==> flow/design.v <==
`timescale 100ps/100ps
module bcd_lut(
    input c,
    input[3:0] a,
    output[3:0] z
);
reg[3:0] y;
always @(*)
begin
    case(a)
    4'h0: y <= 4'h0;
    4'h1: y <= 4'h1;
    4'h2: y <= 4'h3;
    4'h3: y <= 4'h4;
    4'h4: y <= 4'h6;
    4'h5: y <= 4'h8;
    4'h6: y <= 4'h9;
    4'h7: y <= 4'h1;
    4'h8: y <= 4'h2;
    4'h9: y <= 4'h4;
    4'ha: y <= 4'h6;
    4'hb: y <= 4'h7;
    4'hc: y <= 4'h9;
    4'hd: y <= 4'h0;
    4'he: y <= 4'h2;
    4'hf: y <= 4'h4;
    endcase
end
assign z = y+c;
endmodule
module bcd_enc(
    input[3:0] a,
    input[3:0] x,
    input[3:0] x0,
    output reg c,
    output reg[3:0] y
);
wire[3:0] x_add1,x_add2,x_add3,x_add4;
assign x_add1 = {x[3:1]+1,x[0]};
assign x_add2 = {x[3:1]+2,x[0]};
assign x_add3 = {x[3:1]+3,x[0]};
assign x_add4 = {x[3:1]+4,x[0]};
wire m0,m1,m2,m3,m4;
assign m0 = 0;
assign m1 = x0[3]&~(x0[2]|x0[1]);
assign m2 = (~x0[3]&x0[2]&x0[1])|(x0[3]&~x0[2]&~x0[1]);
assign m3 = (x0[3]|x0[2])&~(x0[3]&(x0[2]^x0[1]));
assign m4 = (x0[1]^x0[3])|x0[2];
always @(*)
begin
    case(a)
    4'h0: begin y <= x;      c <= m0; end
    4'h1: begin y <= x_add3; c <= m3; end
    4'h2: begin y <= x_add1; c <= m1; end
    4'h3: begin y <= x_add4; c <= m4; end
    4'h4: begin y <= x_add2; c <= m2; end
    4'h5: begin y <= x;      c <= m0; end
    4'h6: begin y <= x_add3; c <= m3; end
    4'h7: begin y <= x_add1; c <= m1; end
    4'h8: begin y <= x_add4; c <= m4; end
    4'h9: begin y <= x_add2; c <= m2; end
    4'ha: begin y <= x;      c <= m0; end
    4'hb: begin y <= x_add3; c <= m3; end
    4'hc: begin y <= x_add1; c <= m1; end
    4'hd: begin y <= x_add4; c <= m4; end
    4'he: begin y <= x_add2; c <= m2; end
    4'hf: begin y <= x;      c <= m0; end
    endcase
end
endmodule
module bcd_rec(
    input c,
    input[3:0] z,
    output reg[3:0] y
);
always @(*)
begin
    case({z[3], c})
    2'b00: y <= z;
    2'b01: y <= z[2:0]+1;
    2'b10: y <= z[1]?0:z;
    2'b11: y <= {~(z[0]|z[1]),2'b0,~z[0]};
endcase
end
endmodule
module bcd_hsb(
    input c0,
    input c1,
    input[3:0] a,
    output reg[1:0] y
);
wire z1, z2;
assign z1 = c0|c1;
assign z2 = c0&c1;
always @(*)
begin
    case(a)
    4'h0: y <= 2'b00;
    4'h1: y <= 2'b00;
    4'h2: y <= 2'b00;
    4'h3: y <= 2'b00;
    4'h4: y <= 2'b00;
    4'h5: y <= {1'b0,z2};
    4'h6: y <= {1'b0,z1};
    4'h7: y <= 2'b01;
    4'h8: y <= 2'b01;
    4'h9: y <= 2'b01;
    4'ha: y <= 2'b01;
    4'hb: y <= 2'b01;
    4'hc: y <= {z1,~z1};
    4'hd: y <= 2'b10;
    4'he: y <= 2'b10;
    4'hf: y <= 2'b10;
    endcase
end
endmodule
module bcd(
    input[7:0] bin_in,
    output[9:0] bcd_out
);
wire c0;
assign c0 = bin_in[3]&(bin_in[2]|bin_in[1]);
wire[3:0] a1, a2;
assign a1 = c0?{bin_in[3:1]+3,bin_in[0]}:bin_in;
wire c1;
bcd_enc enc(.a(bin_in[7:4]),.x(a1),.x0(bin_in[3:0]),.c(c1),.y(a2));
assign bcd_out[3:0] = c1?{a2[3:1]+3,a2[0]}:a2;
wire[3:0] z;
bcd_lut lut(.c(c0),.a(bin_in[7:4]),.z(z));
bcd_rec rec(.c(c1),.z(z),.y(bcd_out[7:4]));
bcd_hsb hsb(.c0(c0),.c1(c1),.a(bin_in[7:4]),.y(bcd_out[9:8]));
endmodule
module helper(
    input clk,
    input[7:0] din,
    output reg[9:0] dout
);
reg[7:0] a;
wire[9:0] y;
bcd tb(
    .bin_in(a),
    .bcd_out(y)
);
always @(posedge clk)
begin
    a <= din;
    dout <= y;
end
endmodule
# [From RTL to reports: helper]
# Tool output for the design above, in the order of the flow.
# Lines are those of the file above, counted from 1.
# Not given: n/a
[inputs] top_module="helper" clock_port="clk" library="sky130hd" pvt_corner="tt_025C_1v80"

# [Word-level counts]
# Source: Yosys, flattened and elaborated, memories not mapped. Widths are those after wreduce; folded enables and synchronous resets count as part of the registers. Print and check cells do not count. Equal cells are merged and count once.
# Memory sizes are those after Yosys's memory passes, which may raise the word count (mostly to a power of two), join words into wider ones and drop unused or constant bits.
[bits] ff_bits=18 mem_bits_ro=64 clocked_rd_ports_x_width=4 memories=1 input_bits=9 output_inout_bits=10 wordCells=71
[memory_table] name="(no name shown)" words=16 width=4 read_ports=1 write_ports=0 line=10 text="case(a)"
[op_classes] addsub=8 n_eq=18 mux=7 n_logic=25 reduce_logical=10
[op_table] operator="4-bit == test (second input constant)" count=8
[op_table] operator="4-bit case mux with 5-bit select" count=1
[op_table] operator="4-bit by 3-bit == test with 1-bit output (second input constant)" count=4
[op_table] operator="4-bit case mux with 4-bit select" count=1
[op_table] operator="3-bit OR reduction" count=5
[op_table] operator="3-bit by 2-bit adder with 3-bit output (second input constant)" count=4
[op_table] operator="2-bit case mux with 6-bit select" count=1
[op_table] operator="4-bit two-way mux" count=3
[op_table] operator="5-bit OR reduction" count=2
[op_table] operator="1-bit AND" count=9
[op_table] operator="1-bit inverter" count=8
[op_table] operator="4-bit by 2-bit == test with 1-bit output (second input constant)" count=2
[op_table] operator="1-bit OR" count=6
[op_table] operator="1-bit case mux with 5-bit select" count=1
[op_table] operator="2-bit == test (second input constant)" count=2
[op_table] operator="3-bit by 1-bit adder with 4-bit output (second input constant)" count=1
[op_table] operator="4-bit by 1-bit adder with 4-bit output" count=1
[op_table] operator="4-bit by 1-bit == test with 1-bit output (second input constant)" count=1
[op_table] operator="4-bit zero test" count=1
[op_table] operator="4-bit OR reduction" count=1
[op_table] operator="3-bit by 1-bit adder with 3-bit output (second input constant)" count=1
[op_table] operator="3-bit adder (second input constant)" count=1
[op_table] operator="1-bit XOR" count=2
[op_table] operator="2-bit by 1-bit == test with 1-bit output (second input constant)" count=1
[op_table] operator="2-bit zero test" count=1

# [Longest topological paths]
# Longest topological path by Yosys (ltp), each cell counted once; first at word level (registers and memories cut), then after technology mapping (sequential cells cut; the memories' decode and read muxes count).
[logic_depth] ltp_word=8 ABC_AREA=0 mapped_depth=15 ltp_nobuf=15

# [After synthesis]
# Yosys stat after the flow's synthesis: flattened, memories mapped to cells. It holds for the ABC_AREA given above (unset counts as 0); a run with the other value may have another netlist.
# The area totals of this step are shown rounded.
[synth_totals] cells=171 yosys_area_um2=1480 seqArea_um2=440 flip_flops=22 buffers=10
[types] cell_type="sky130_fd_sc_hd__dfxtp_1" count=22 type_area_um2=440.422
[types] cell_type="sky130_fd_sc_hd__ha_1" count=14 type_area_um2=175.168
[types] cell_type="sky130_fd_sc_hd__mux2i_1" count=8 type_area_um2=80.077
[types] cell_type="sky130_fd_sc_hd__o21ai_0" count=14 type_area_um2=70.067
[types] cell_type="sky130_fd_sc_hd__xnor2_1" count=7 type_area_um2=61.309
[types] cell_type="sky130_fd_sc_hd__nor2_1" count=13 type_area_um2=48.797
[types] cell_type="sky130_fd_sc_hd__a21oi_1" count=9 type_area_um2=45.043
[types] cell_type="sky130_fd_sc_hd__nand2_1" count=11 type_area_um2=41.29
[types] cell_type="sky130_fd_sc_hd__nor2b_1" count=6 type_area_um2=37.536
[types] cell_type="sky130_fd_sc_hd__inv_1" count=9 type_area_um2=33.782
[types] cell_type="sky130_fd_sc_hd__nand2b_1" count=4 type_area_um2=25.024
[types] cell_type="sky130_fd_sc_hd__buf_6" count=2 type_area_um2=22.522
[types] cell_type="sky130_fd_sc_hd__mux4_2" count=1 type_area_um2=22.522
[types] cell_type="sky130_fd_sc_hd__buf_2" count=4 type_area_um2=20.019
[types] cell_type="sky130_fd_sc_hd__fa_1" count=1 type_area_um2=20.019
[types] cell_type="sky130_fd_sc_hd__nand3_1" count=4 type_area_um2=20.019
[types] cell_type="sky130_fd_sc_hd__nor3_1" count=4 type_area_um2=20.019
[types] cell_type="sky130_fd_sc_hd__a211o_1" count=2 type_area_um2=17.517
# Other cell types: 28; their cells: 36.
# The figures by module come from a second, unflattened synthesis with its own total; it is not the netlist above.
[hier_totals] hier_cells=179 area_unflattened_um2=1560
# Rows give one instance, submodules left out.
[modules] module="bcd_enc" n_inst=1 cells=85 mod_area_um2=599 seq_area_um2=0.0
[modules] module="helper" n_inst=1 cells=18 mod_area_um2=360 seq_area_um2=360
[modules] module="bcd_lut" n_inst=1 cells=31 mod_area_um2=264 seq_area_um2=0.0
[modules] module="bcd_rec" n_inst=1 cells=19 mod_area_um2=150 seq_area_um2=0.0
[modules] module="bcd" n_inst=1 cells=17 mod_area_um2=133 seq_area_um2=0.0
[modules] module="bcd_hsb" n_inst=1 cells=9 mod_area_um2=52.6 seq_area_um2=0.0

# [Timing after synthesis]
# Source: OpenSTA report_checks on the synthesized netlist (no wires, ideal clock, input and output delay 20% of the period each), path of least setup slack; recovery checks are left aside. Register names are those of the netlist, which keeps one name where synthesis merged equal registers.
[synth_timing] path_kind="register to register" startpoint="register a[1]" endpoint="register dout[3]" period_ns=4.04 setup_time_ns=0.118 t_first_pin_ns=0.000 arrival_time_ns=3.046 required_time_ns=3.922 slack_ns=0.876 path_delay_ns=3.164 stages=15 path_buffers=0 period_less_setup_slack_ns=3.164
# "path_delay_ns" = arrival - input delay + setup time.
# "stages": output pins that drive a net of the path, with the launching flip-flop's if there is one; two outputs of one cell count as two.
# "period_less_setup_slack_ns" is the clock period less the worst setup slack; recovery checks do not enter. This is arithmetic on one report: input and output delays are still those of the set period (20% each).
# The rows between start and end are the longest chain of elaborated cells between them; the timing report does not say that the signal goes this way. Where chains are equally long, one stands for them.
# Each line given opens the expression or statement behind the cell; cells for indexed reads and writes are added by Yosys, which also makes memories of some case tables.
[synth_between] path_cell_list="sky130_fd_sc_hd__dfxtp_1 sky130_fd_sc_hd__inv_1 sky130_fd_sc_hd__ha_1 sky130_fd_sc_hd__inv_1 sky130_fd_sc_hd__ha_1 sky130_fd_sc_hd__mux2i_1 sky130_fd_sc_hd__inv_2 sky130_fd_sc_hd__fa_1 sky130_fd_sc_hd__or3_1 sky130_fd_sc_hd__o21ai_0 sky130_fd_sc_hd__a221o_1 sky130_fd_sc_hd__o221ai_1 sky130_fd_sc_hd__ha_1 sky130_fd_sc_hd__nor2b_1 sky130_fd_sc_hd__xnor2_1" elab_chain_cells=7 cone_cells=24 cone_classes="6 x add/sub; 4 x mux; 14 x logic"
[synth_rtl] element="start, declared" line=138 text="reg[7:0] a;"
[synth_rtl] element="start, assigned" line=146 text="a <= din;"
[synth_rtl] element="1-bit OR" line=122 text="assign c0 = bin_in[3]&(bin_in[2]|bin_in[1]);"
[synth_rtl] element="1-bit AND" line=122
[synth_rtl] element="4-bit two-way mux" line=124 text="assign a1 = c0?{bin_in[3:1]+3,bin_in[0]}:bin_in;"
[synth_rtl] element="3-bit by 2-bit adder with 3-bit output" line=40 text="assign x_add2 = {x[3:1]+2,x[0]};"
[synth_rtl] element="4-bit case mux with 5-bit select" line=51 text="case(a)"
[synth_rtl] element="3-bit by 2-bit adder with 3-bit output" line=127 text="assign bcd_out[3:0] = c1?{a2[3:1]+3,a2[0]}:a2;"
[synth_rtl] element="4-bit two-way mux" line=127
[synth_rtl] element="end, assigned" line=147 text="dout <= y;"
[synth_rtl] element="end, declared" line=136 text="output reg[9:0] dout"

# [Timing after layout]
# Path of least setup slack in the final report of stored run 1 (OpenROAD, finished layout, wires in). Where an end is a register, its clock arrival counts in the times.
[layout_timing] path_kind="register to register" startpoint="register a[1]" endpoint="register dout[3]" period_ns=3.93 setup_time_ns=0.06 t_first_pin_ns=0.26 arrival_time_ns=3.54 required_time_ns=4.13 slack_ns=0.59 stages=15 path_buffers=0
# The rows between start and end are the longest chain of elaborated cells between them; the timing report does not say that the signal goes this way. Where chains are equally long, one stands for them.
[layout_between] path_cell_list="sky130_fd_sc_hd__dfxtp_1 sky130_fd_sc_hd__inv_1 sky130_fd_sc_hd__ha_1 sky130_fd_sc_hd__inv_1 sky130_fd_sc_hd__ha_1 sky130_fd_sc_hd__mux2i_1 sky130_fd_sc_hd__inv_2 sky130_fd_sc_hd__fa_1 sky130_fd_sc_hd__nor2b_1 sky130_fd_sc_hd__a22o_1 sky130_fd_sc_hd__o21ai_0 sky130_fd_sc_hd__o221ai_1 sky130_fd_sc_hd__ha_1 sky130_fd_sc_hd__nor2b_1 sky130_fd_sc_hd__xnor2_1" elab_chain_cells=7 cone_cells=24 cone_classes="6 x add/sub; 4 x mux; 14 x logic"
[layout_rtl] element="start, declared" line=138 text="reg[7:0] a;"
[layout_rtl] element="start, assigned" line=146 text="a <= din;"
[layout_rtl] element="1-bit OR" line=122 text="assign c0 = bin_in[3]&(bin_in[2]|bin_in[1]);"
[layout_rtl] element="1-bit AND" line=122
[layout_rtl] element="4-bit two-way mux" line=124 text="assign a1 = c0?{bin_in[3:1]+3,bin_in[0]}:bin_in;"
[layout_rtl] element="3-bit by 2-bit adder with 3-bit output" line=40 text="assign x_add2 = {x[3:1]+2,x[0]};"
[layout_rtl] element="4-bit case mux with 5-bit select" line=51 text="case(a)"
[layout_rtl] element="3-bit by 2-bit adder with 3-bit output" line=127 text="assign bcd_out[3:0] = c1?{a2[3:1]+3,a2[0]}:a2;"
[layout_rtl] element="4-bit two-way mux" line=127
[layout_rtl] element="end, assigned" line=147 text="dout <= y;"
[layout_rtl] element="end, declared" line=136 text="output reg[9:0] dout"

==> results <==
Measured data: module helper, platform sky130hd, 2 stored runs of the flow under differing settings, order arbitrary. Input and output delays are each 20% of the period that was set; the output load is 0.01 pF.
"achieved clock period": clock period set for the run, less the worst setup slack. It is reckoned from that one timing run; input and output delays stay at 20% of the period that was set.
By "worst setup path time" is meant the share of the clock period that the worst setup path is allowed (20% is reserved at inputs, 20% at outputs), minus its slack. Clock arrival times at its registers enter into it.
"power": no workload was simulated; the value follows from the tool's default switching activity.
The results are shown rounded.
[stored run 1] settings: period_ns=3.93, CAP_MARGIN=20, CORE_MARGIN=2, CORE_UTILIZATION=40, SLEW_MARGIN=20
[stored run 1] result: chip area after synthesis (Yosys) 1480 µm², die area 4210 µm², standard-cell area of the final layout 1750 µm², utilization 48.5%, worst setup slack after layout 0.586 ns, total negative slack 0.000 ns, worst hold slack 0.336 ns, power 702 µW, achieved clock period 3.344 ns, worst setup path time 3.34 ns, worst setup path kind register to register
[stored run 2] settings: period_ns=3.11, CORE_UTILIZATION=42, SETUP_SLACK_MARGIN=0.39, PLACE_DENSITY_LB_ADDON=0.13, CORE_MARGIN=9, CELL_PAD_IN_SITES_GLOBAL_PLACEMENT=2, CELL_PAD_IN_SITES_DETAIL_PLACEMENT=2, TNS_END_PERCENT=30, GPL_TIMING_DRIVEN=0, GPL_ROUTABILITY_DRIVEN=1, CTS_CLUSTER_SIZE=51, CTS_CLUSTER_DIAMETER=113, CAP_MARGIN=25, MIN_ROUTING_LAYER=met2, SLEW_MARGIN=20
[stored run 2] result: did not finish, routing stopped with DPL-0033
